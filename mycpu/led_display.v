==> flow/design.v <==
module led_display(
input   wire        clk,
input   wire        rst,
input   wire[31:0]  number,
output  reg[7:0]    led_en,
output  reg         led_ca,
output  reg         led_cb,
output  reg         led_cc,
output  reg         led_cd,
output  reg         led_ce,
output  reg         led_cf,
output  reg         led_cg,
output  wire        led_dp 
);
reg[6:0] led_num[15:0];
initial begin
    led_num[0]  = 7'b0000001;
    led_num[1]  = 7'b1001111;
    led_num[2]  = 7'b0010010;
    led_num[3]  = 7'b0000110;
    led_num[4]  = 7'b1001100;
    led_num[5]  = 7'b0100100;
    led_num[6]  = 7'b0100000;
    led_num[7]  = 7'b0001111;
    led_num[8]  = 7'b0000000;
    led_num[9]  = 7'b0001100;
    led_num[10] = 7'b0001000;
    led_num[11] = 7'b1100000;
    led_num[12] = 7'b1110010;
    led_num[13] = 7'b1000010;
    led_num[14] = 7'b0110000;
    led_num[15] = 7'b0111000;
end
reg     [15:0] cnt;
wire    [15:0] cnt_end = 19999;
always @ (posedge clk or posedge rst)begin
    if(rst)                     cnt <= 0;
    else if(cnt == cnt_end)     cnt <= 0;
    else                        cnt <= cnt + 1;
end
assign led_dp = 1;
always @ (posedge clk or posedge rst) begin
        if(rst) begin
            led_en <= 8'b1111_1110;
            {led_ca,led_cb,led_cc,led_cd,led_ce,led_cf,led_cg} <= led_num[ 0 ];
        end
        else begin
            if(cnt == cnt_end)
                led_en <= { led_en[0],led_en[7:1] };
            case (led_en)
                8'b0111_1111 :   {led_ca,led_cb,led_cc,led_cd,led_ce,led_cf,led_cg} <= led_num[ number[31:28] ];
                8'b1011_1111 :   {led_ca,led_cb,led_cc,led_cd,led_ce,led_cf,led_cg} <= led_num[ number[27:24] ];
                8'b1101_1111 :   {led_ca,led_cb,led_cc,led_cd,led_ce,led_cf,led_cg} <= led_num[ number[23:20] ];
                8'b1110_1111 :   {led_ca,led_cb,led_cc,led_cd,led_ce,led_cf,led_cg} <= led_num[ number[19:16] ];
                8'b1111_0111 :   {led_ca,led_cb,led_cc,led_cd,led_ce,led_cf,led_cg} <= led_num[ number[15:12] ];
                8'b1111_1011 :   {led_ca,led_cb,led_cc,led_cd,led_ce,led_cf,led_cg} <= led_num[ number[11:8] ];
                8'b1111_1101 :   {led_ca,led_cb,led_cc,led_cd,led_ce,led_cf,led_cg} <= led_num[ number[7:4] ];
                8'b1111_1110 :   {led_ca,led_cb,led_cc,led_cd,led_ce,led_cf,led_cg} <= led_num[ number[3:0] ];
                default:         {led_ca,led_cb,led_cc,led_cd,led_ce,led_cf,led_cg} <= led_num[ 0 ];
            endcase
        end
end
endmodule
# Reports on led_display
# The steps from the RTL of led_display to its reports follow in flow order.
# Line numbers count from 1 in the design file above.
# Operators carry their Yosys type and port widths (W data, S select, Z words).
# Library cell names are shortened.
# A cell with -- has no value.
# inputs
design	led_display
clk_port	clk
lib	sky130hd
pvt_corner	tt_025C_1v80

# Elaborated design
# Source: Yosys, flattened and elaborated, memories not mapped. Widths are those after wreduce; folded enables and synchronous resets count as part of the registers. Registers that Yosys merges into a memory's read port (data or address) are not register bits. Print and check cells do not count. Equal cells are merged and count once.
# Memory sizes are those after Yosys's memory passes, which may raise the word count (mostly to a power of two), join words into wider ones and drop unused or constant bits.
# word_totals
reg_bits	31
latchBits	0
ram_bits	0
romBits	112
clocked_rd_ports_x_width	0
memories	1
in_bits	34
output_inout_bits	16
# op_classes
addsub	1
mul	0
div	0
compare	0
eq_ne	9
n_shift	0
mux	2
bitwise	0
reduce_and_logical	0
# memory_table
name	words	width	read_ports	wr	line_no	text
led_num	16	7	9	0	15	reg[6:0] led_num[15:0];
# op_table
op	n
$eq A8 B8 Y1 const B	7
$pmux W7 S8	1
$add A16 B1 Y16 const B	1
$eq A16 B15 Y1 const B	1
$mux W16	1
$eq A8 B7 Y1 const B	1

# Longest topological paths
# Depth = most cells in a row (Yosys ltp): at word level without a register or memory, in the mapped netlist without a sequential cell, where the memories' decode and read muxes count.
# logic_depth
depth_word	2
ABC_AREA	0
mapped_depth	12
ltp_nobuf	10

# Mapped cells and area
# Yosys stat after the flow's synthesis: flattened, memories mapped to cells. It holds for the ABC_AREA given above (unset counts as 0); a run with the other value may have another netlist.
# by_type
cell	n
dfrtp_1	23
dfstp_2	8
ha_1	8
mux2_2	7
nand4b_1	9
xor2_1	9
nor2_1	19
nand3_1	14
xnor2_1	7
nand2_1	14
nand3b_1	6
nand4_1	7
buf_2	8
a211oi_1	5
nor3b_1	5
a311o_1	3
inv_1	8
o21ai_0	6
# Other cell types: 47; their cells: 69.
# mapped
cell_count	235
synth_area_um2	2214.6
ffs	31
buf_cells	15

# Worst setup path after synthesis
# Source: OpenSTA report_checks on the synthesized netlist (no wires, ideal clock, input and output delay 20% of the period each), path of least setup slack; recovery checks are left aside. Register names are those of the netlist, which keeps one name where synthesis merged equal registers.
# synth_timing
kind	input to register
from	input port number[9]
to	register led_cd
tclk_ns	6.22
setup_time_ns	0.124
t_first_pin_ns	1.244
arrival_ns	3.272
t_required_ns	6.096
slack_ns	2.824
delay_ns	2.152
driving_pins	10
path_buffers	0
synth_period_reached_ns	3.396
# "delay_ns" = arrival - input delay + setup time.
# "driving_pins" counts driving pins, that of a launching flip-flop among them; a cell with two outputs on the path counts twice.
# "synth_period_reached_ns" = period - worst setup slack (recovery checks aside). The figure is calculated, with input and output delays left at 20% of the set period.
# The rows between start and end are the longest chain of elaborated cells between them; the timing report does not say that the signal goes this way. Where chains are equally long, one stands for them.
# Each line given opens the expression or statement behind the cell; cells for indexed reads and writes are added by Yosys, which also makes memories of some case tables.
# The chain passes a memory read, where the word-level depth is cut; so it can be longer than that depth.
# synth_between
cell_sequence	or3b_2 > a311o_1 > o21bai_1 > a211o_1 > nand2_1 > inv_1 > ha_1 > a221oi_1 > a211oi_1 > o31a_1
elab_chain_cells	2
cone_cells	2
cone_lines	2
classes_between	mux: 1; memory: 1
# synth_lines
element	line_no	text
from (decl)	4	input   wire[31:0]  number,
$mem_v2 Z16 W7	15	reg[6:0] led_num[15:0];
$pmux W7 S8	50	case (led_en)
to (decl)	9	output  reg         led_cd,

# Timing after layout
# From the final timing report of record 2: the path of least setup slack in the routed layout; clock arrival at registers is part of the times.
# layout_timing
kind	register to register
from	register led_en[2]
to	register led_cd
tclk_ns	3.26
setup_time_ns	0.11
t_first_pin_ns	0.28
arrival_ns	2.82
t_required_ns	3.42
slack_ns	0.60
driving_pins	13
path_buffers	2
# The rows between start and end are the longest chain of elaborated cells between them; the timing report does not say that the signal goes this way. Where chains are equally long, one stands for them.
# layout_between
cell_sequence	dfstp_2 > buf_8 > buf_12 > or3b_4 > a311o_1 > o21bai_4 > a211o_1 > nand2_4 > inv_4 > ha_4 > a221oi_2 > a211oi_2 > o31a_1
elab_chain_cells	2
cone_cells	9
cone_lines	1
classes_between	eq/ne: 8; mux: 1
# layout_lines
element	line_no	text
from (decl)	5	output  reg[7:0]    led_en,
from (assign)	44	led_en <= 8'b1111_1110;
from (assign)	49	led_en <= { led_en[0],led_en[7:1] };
$eq A8 B8 Y1	50	case (led_en)
$pmux W7 S8	50
to (decl)	9	output  reg         led_cd,

# Flow measurements of led_display on sky130hd: 2 stored runs with different settings, listed in no order. Input and output delays are each 20% of the period that was set; the output load is 0.01 pF.
# "period_less_ws_ns" = clock period - worst setup slack. The figure is calculated, with input and output delays left at 20% of the set period.
# By "worst_path_allowed_less_slack_ns" is meant the share of the clock period that the worst setup path is allowed (20% is reserved at inputs, 20% at outputs), minus its slack. Clock arrival times at its registers enter into it.
# By "power.total_w" is meant OpenSTA's value without simulated activity: inputs other than the clock are taken to toggle once in ten clock periods, and the tool carries that through the logic.
# Settings: n/a = not set for that run.
# Results: n/a = not shown.
run	period_ns	CORE_UTILIZATION	SETUP_SLACK_MARGIN	CORE_MARGIN	CELL_PAD_IN_SITES_GLOBAL_PLACEMENT	CELL_PAD_IN_SITES_DETAIL_PLACEMENT	ABC_AREA	GPL_TIMING_DRIVEN	GPL_ROUTABILITY_DRIVEN	SLEW_MARGIN	MAX_ROUTING_LAYER	CAP_MARGIN	design.die.area_um2	yosys_chip_area_um2	fin_util_pct	final_stdcell_area_um2	final_hold_ws_ns	timing.setup.tns_ns	worst_path_allowed_less_slack_ns	critical_path_type	worstSetupSlack_ns	period_less_ws_ns	power.total_w
record 1	1.93	69	0.1	5	2	1	1	0	1	15	met5	20	n/a	n/a	n/a	n/a	n/a	n/a	n/a	n/a	n/a	n/a	n/a
record 2	3.26	40	0.79	2	n/a	n/a	n/a	n/a	n/a	20	n/a	20	6148.1	2214.6	64.2	3493.3	0.484	0.000	2.66	register to register	0.596	2.664	0.0007672
# Record 1: incomplete, placement halted on GPL-0301
